==> flow/design.v <==
`timescale 1ns / 1ps
module clkdiv(
    input clk,
    output clk6,
    output clk8,
    output clkps,
    output clkled,
	 output clkmem
    );
	 reg [31:0] count6;
	 reg [31:0] count8;
	 reg [31:0] countled;
	 reg [31:0] countps;
	 reg [31:0] countmem;
	 reg clkpso;
	 reg clk6o;
	 reg clk8o;
	 reg clkledo;
	 reg clkmemo;
	 always @(posedge clk)
	 begin
		count6<=count6+1;
		count8<=count8+1;
		countps<=countps+1;
		countled<=countled+1;
		countmem<=countmem+1;
		if(countmem==3)
		begin
			countmem<=0;
			clkmemo<=!clkmemo;
		end
		if(count6==8)
		begin
			count6<=0;
			clk6o<=!clk6o;
		end		
		if(count8==6)
		begin
			count8<=0;
			clk8o<=!clk8o;
		end
		if(countps==2500000)
		begin
			countps<=0;
			clkpso<=!clkpso;
		end		
		if(countled==25000)
		begin
			countled<=0;
			clkledo<=!clkledo;
		end		
	 end
	 assign clkps=clkpso;
	 assign clk6=clk6o;
	 assign clk8=clk8o;
	 assign clkled=clkledo;
	 assign clkmem=clkmemo;
endmodule
From RTL to reports: clkdiv. Tool output for the design above, in the order of the flow. Line numbers count from 1 in the design file above. Library cell names are shortened. A cell with -- has no value.

Design top: clkdiv. Clock: clk. Standard-cell library: sky130hd. Corner: tt_025C_1v80.

Word level. Yosys after proc, flatten, opt, wreduce and memory -nomap, before mapping. Enables and synchronous resets that opt folds into registers are not counted as muxes. Memory bits, and registers merged into a memory's read port (data or address), are not among the register bits. Print and check cells are not counted. Equal cells are merged and count once.

For $add $sub $neg the number is 5. The entry for equality and inequality tests reads 5. The entry for reduce/logical cells reads 5.

Operators by type and width (number): 32-bit by 1-bit adder with 32-bit output with constant B (5); 32-bit by 15-bit equality test with 1-bit output with constant B (1); 32-bit by 2-bit equality test with 1-bit output with constant B (1); 32-bit by 22-bit equality test with 1-bit output with constant B (1); 32-bit by 3-bit equality test with 1-bit output with constant B (1); 32-bit by 4-bit equality test with 1-bit output with constant B (1); 1-bit logical NOT (5).

The figure for register bits is 165. The figure for word-level cells is 25.

Longest topological paths. Longest topological path by Yosys (ltp), each cell counted once; first at word level (registers and memories cut), then after technology mapping (sequential cells cut; the memories' decode and read muxes count).

Under depth after elaboration stands 1. The figure for ABC_AREA is 1. Under gate-level depth with buffers stands 9.

Mapped cells and area. Source: synth_stat.txt of the flow (Yosys; design flattened, memories mapped). It holds for the ABC_AREA given above (unset counts as 0); a run with the other value may have another netlist.

Cell count: 1378. The figure for chip area (Yosys) is 8886.0 um2. The entry for flip-flops reads 165. The entry for buffer cells reads 0.

Cell types (number): dfxtp_1 (160); nand2_1 (456); nor2_1 (318); inv_1 (158); xor2_1 (62); nand3_1 (65); nor2_4 (18); xnor2_1 (19); edfxtp_1 (5); nand4_1 (22); nor2_2 (19); ha_1 (9); nand2_2 (18); a21oi_1 (16); nor3_1 (10); nand3b_1 (6); nor4_1 (6); o21bai_1 (3).

Other cell types: 8; their cells: 8.

Worst setup path after synthesis. Path of least setup slack by OpenSTA after synthesis, without wires, with an ideal clock, recovery checks aside; 20% of the period is set as input and as output delay. Where synthesis merged equal registers, the netlist keeps one of their names.

Path type: flip-flop to flip-flop. From: register countps[0]. To: register clkpso. Under period stands 1.79 ns. Under setup time stands 0.311 ns. Time at the first pin: 0.000 ns. The entry for arrival reads 1.101 ns. Under required time stands 1.479 ns. Under path slack stands 0.378 ns. Under path delay stands 1.412 ns. Driving pins on the path: 9. Buffers on the path: 0. The figure for period reached after synthesis is 1.412 ns.

"path delay" is the arrival time less input delay plus setup time. "driving pins on the path" counts driving pins, that of a launching flip-flop among them; a cell with two outputs on the path counts twice. "period reached after synthesis" is the clock period less the worst setup slack; recovery checks do not enter. This is arithmetic on one report: input and output delays are still those of the set period (20% each). The rows between start and end are the longest chain of elaborated cells between them; the timing report does not say that the signal goes this way. Where chains are equally long, one stands for them. A line is the first line of the expression or statement that the cell stems from. Yosys adds cells for indexed reads and writes and turns some case tables into memories.

Cell sequence: dfxtp_1 > inv_1 > ha_1 > nand2_1 > nor2_1 > nand2_1 > nor2_1 > nand2_1 > inv_1. The entry for cells in the longest elaborated chain reads 1. For elaborated cells between the ends (all ways) the number is 1. For source lines of those cells the number is 1. Those cells by class: eq/ne: 1.

Ends and longest elaborated chain, post-synthesis: from (decl) (RTL line 13) `reg [31:0] countps;`; from (assign) (RTL line 24) `countps<=countps+1;`; from (assign) (RTL line 44) `countps<=0;`; 32-bit by 22-bit equality test with 1-bit output (RTL line 42) `if(countps==2500000)`; to (assign) (RTL line 45) `clkpso<=!clkpso;`; to (decl) (RTL line 15) `reg clkpso;`.

Hand-over note for clkdiv

clkdiv on sky130hd: 2 stored runs with different settings, listed in no order. Input and output delays are each 20% of the period that was set; the output load is 0.01 pF.

Files of stored run 1:
==> flow/run.sh <==
#!/bin/bash
# the make line also repeats the synthesis and layout settings of config.mk as NAME=value (left out here)
make -C /OpenROAD-flow-scripts/flow DESIGN_CONFIG=/design/flow/config.mk WORK_HOME=/design/flow/orfs CLKGATE_MAP_FILE= finish
==> flow/config.mk <==
export PLATFORM = sky130hd
export DESIGN_NAME = clkdiv
export DESIGN_NICKNAME = clkdiv
export VERILOG_FILES = /design/flow/design.v
export SDC_FILE = /design/flow/constraint.sdc
export NUM_CORES = 4
export LEC_CHECK = 0
export ABC_AREA = 1
export CAP_MARGIN = 20
export CELL_PAD_IN_SITES_DETAIL_PLACEMENT = 2
export CELL_PAD_IN_SITES_GLOBAL_PLACEMENT = 2
export CORE_ASPECT_RATIO = 0.63
export CORE_MARGIN = 8
export CORE_UTILIZATION = 60
export GPL_ROUTABILITY_DRIVEN = 1
export PLACE_DENSITY_LB_ADDON = 0.15
export SLEW_MARGIN = 20
==> flow/constraint.sdc <==
create_clock -name core_clock -period 1.28 [get_ports {clk}]
set_input_delay 0.2560 -clock core_clock [delete_from_list [all_inputs] [get_ports {clk}]]
set_output_delay 0.2560 -clock core_clock [all_outputs]
set_load 0.01 [all_outputs]

Outcome of stored run 1: stopped before the end: placement reported FLW-0024.

Files of stored run 2:
==> flow/run.sh <==
#!/bin/bash
# the make line also repeats the synthesis and layout settings of config.mk as NAME=value (left out here)
make -C /OpenROAD-flow-scripts/flow DESIGN_CONFIG=/design/flow/config.mk WORK_HOME=/design/flow/orfs CLKGATE_MAP_FILE= finish
==> flow/config.mk <==
export PLATFORM = sky130hd
export DESIGN_NAME = clkdiv
export DESIGN_NICKNAME = clkdiv
export VERILOG_FILES = /design/flow/design.v
export SDC_FILE = /design/flow/constraint.sdc
export NUM_CORES = 4
export LEC_CHECK = 0
export CAP_MARGIN = 20
export CELL_PAD_IN_SITES_DETAIL_PLACEMENT = 1
export CELL_PAD_IN_SITES_GLOBAL_PLACEMENT = 2
export CORE_MARGIN = 7
export CORE_UTILIZATION = 72
export GPL_ROUTABILITY_DRIVEN = 1
export HOLD_SLACK_MARGIN = -0.08
export MAX_ROUTING_LAYER = met5
export SETUP_SLACK_MARGIN = -0.18
export SLEW_MARGIN = 20
==> flow/constraint.sdc <==
create_clock -name core_clock -period 2.55 [get_ports {clk}]
set_input_delay 0.5100 -clock core_clock [delete_from_list [all_inputs] [get_ports {clk}]]
set_output_delay 0.5100 -clock core_clock [all_outputs]
set_load 0.01 [all_outputs]

Outcome of stored run 2: stopped before the end: placement reported GPL-0301.

End of note.
