==> flow/design.v <==
`timescale 1ns / 1ps
module ppumemctr(
    input clk,
    input din,
    input dout,
    input sync,
    input wtbt,
    input halt,
    output rply,	 
	 inout [15:0] ad,
	 output flashcs,
	 output memoe,
	 output memrw,
	 output [15:0] memaddr,
	 inout [15:0] memdata,
	 input memrdy
    );
	 reg [1:0] dly;
	 reg [15:0] qaddr;
	 always @(posedge clk)
	 begin
		if(sync)
			qaddr<=ad;
		dly<=dly+1;
	 end
	 assign ad=(!din && !sync)?memdata:16'hz;
	 assign memaddr[14:0]=qaddr[14:0];
	 assign memaddr[15]=0;
	 assign flashcs=((din==0)&&(qaddr[15]==1))?1'h0:1'h1;
	 assign memoe=(din);
	 assign memrw=1;
	 assign rply=((dly)||(din))==0?0:1'hz; 
endmodule
# Reports on ppumemctr

The steps from the RTL of ppumemctr to its reports follow in flow order.
Lines are those of the file above, counted from 1.
Operators: Yosys type, input widths -> output width; for muxes data width and select width s.
Cell names lack the library's common part.
The mark - stands for no value.

Top: ppumemctr
Clock port: clk
Cell library: sky130hd
Timing corner: tt_025C_1v80

# Elaborated design

Source: Yosys, flattened and elaborated, memories not mapped. Widths are those after wreduce; folded enables and synchronous resets count as part of the registers. Registers that Yosys merges into a memory's read port (data or address) are not register bits. Print and check cells do not count. Equal cells are merged and count once.

Bits of input ports: 7
Latch bits: 0
Memories kept: 0
Bits in read-only memories: 0
Cells after elaboration: 13
Output and inout bits: 52
Bits in writable memories: 0
Word width x clocked read ports: 0
Bits in registers: 18

Reductions and logical operators: 6
Order comparisons: 0
Multipliers: 0
Shift-type cells: 0
Divide/modulo/power cells: 0
Bitwise operators: 1
Add/subtract/negate cells: 1
Multiplexer cells: 3
Equal/unequal tests: 0

Operator list:

| operator            | number |
| $logic_not 32->1    | 1 |
| $mux 16             | 1 |
| $logic_and 1x1->1   | 2 |
| $logic_not 1->1     | 2 |
| $add 2x1->2 const B | 1 |
| $logic_or 2x1->1    | 1 |
| $mux 1              | 2 |
| $not 1->1           | 1 |

# Logic depth

Depth = most cells in a row (Yosys ltp): at word level without a register or memory, in the mapped netlist without a sequential cell, where the memories' decode and read muxes count.

Depth after elaboration: 3
ABC_AREA: 0
Depth in mapped cells: 1
Gate-level depth less buffers: 1

# Netlist

Yosys stat after the flow's synthesis: flattened, memories mapped to cells. It holds for the ABC_AREA given above (unset counts as 0); a run with the other value may have another netlist.
The area totals of this step are shown rounded.

Cells in the netlist: 54
Buffers: 35
Mapped area: 757 um2
Mapped flip-flops: 16

Cells by type:

| cell type | number |
| edfxtp_1  | 16 |
| buf_4     | 35 |
| conb_1    | 2 |
| nand2b_1  | 1 |

# Path before layout

Source: OpenSTA report_checks on the synthesized netlist (no wires, ideal clock, input and output delay 20% of the period each), path of least setup slack; recovery checks are left aside. Register names are those of the netlist, which keeps one name where synthesis merged equal registers.

Path kind: flip-flop to output port
Start point: register qaddr[0]
End point: output memaddr[0]
Setup slack: 0.178 ns
Clock period: 0.817 ns
Stages on the path: 2
Path buffers: 1
Arrival time: 0.476 ns
Delay of the path: 0.476 ns
Synthesis period reached: 0.639 ns

"delay of the path" = arrival - input delay + setup time.
At an output port there is no setup time.
"stages on the path": output pins that drive a net of the path, with the launching flip-flop's if there is one; two outputs of one cell count as two.
"synthesis period reached" = period - worst setup slack (recovery checks aside). The figure is calculated, with input and output delays left at 20% of the set period.

Cells stage by stage: edfxtp_1 -> buf_4
Length of the longest elaborated chain: 0

RTL lines, path after synthesis:

| what               | line | source |
| start: declaration | 19   | `reg [15:0] qaddr;` |
| start: assignment  | 23   | `qaddr<=ad;` |
| end: declaration   | 14   | `output [15:0] memaddr,` |

Data sheet: physical implementation of ppumemctr

ppumemctr through Yosys and OpenROAD on sky130hd: 2 stored runs, unordered, with their settings. The constraints put input and output delay at 20% of the set period each and load the outputs with 0.01 pF.
Among the settings, -- means not set for that run.

| item                               | record 1 | record 2 |
| period_ns                          | 0.491    | 0.675    |
| CORE_UTILIZATION                   | 25       | 40       |
| SETUP_SLACK_MARGIN                 | 0.09     | 0.16     |
| CORE_ASPECT_RATIO                  | 1.49     | --       |
| CELL_PAD_IN_SITES_GLOBAL_PLACEMENT | 0        | --       |
| CELL_PAD_IN_SITES_DETAIL_PLACEMENT | 0        | --       |
| TNS_END_PERCENT                    | 25       | --       |
| GPL_TIMING_DRIVEN                  | 0        | --       |
| GPL_ROUTABILITY_DRIVEN             | 1        | --       |
| CTS_CLUSTER_SIZE                   | 90       | --       |
| CTS_CLUSTER_DIAMETER               | 132      | --       |
| SLEW_MARGIN                        | 20       | 20       |
| CAP_MARGIN                         | 20       | 20       |
| CORE_MARGIN                        | 2        | 2        |

Record 1: did not finish, routing stopped with RSZ-0074
Record 2: did not finish, routing stopped with RSZ-0074
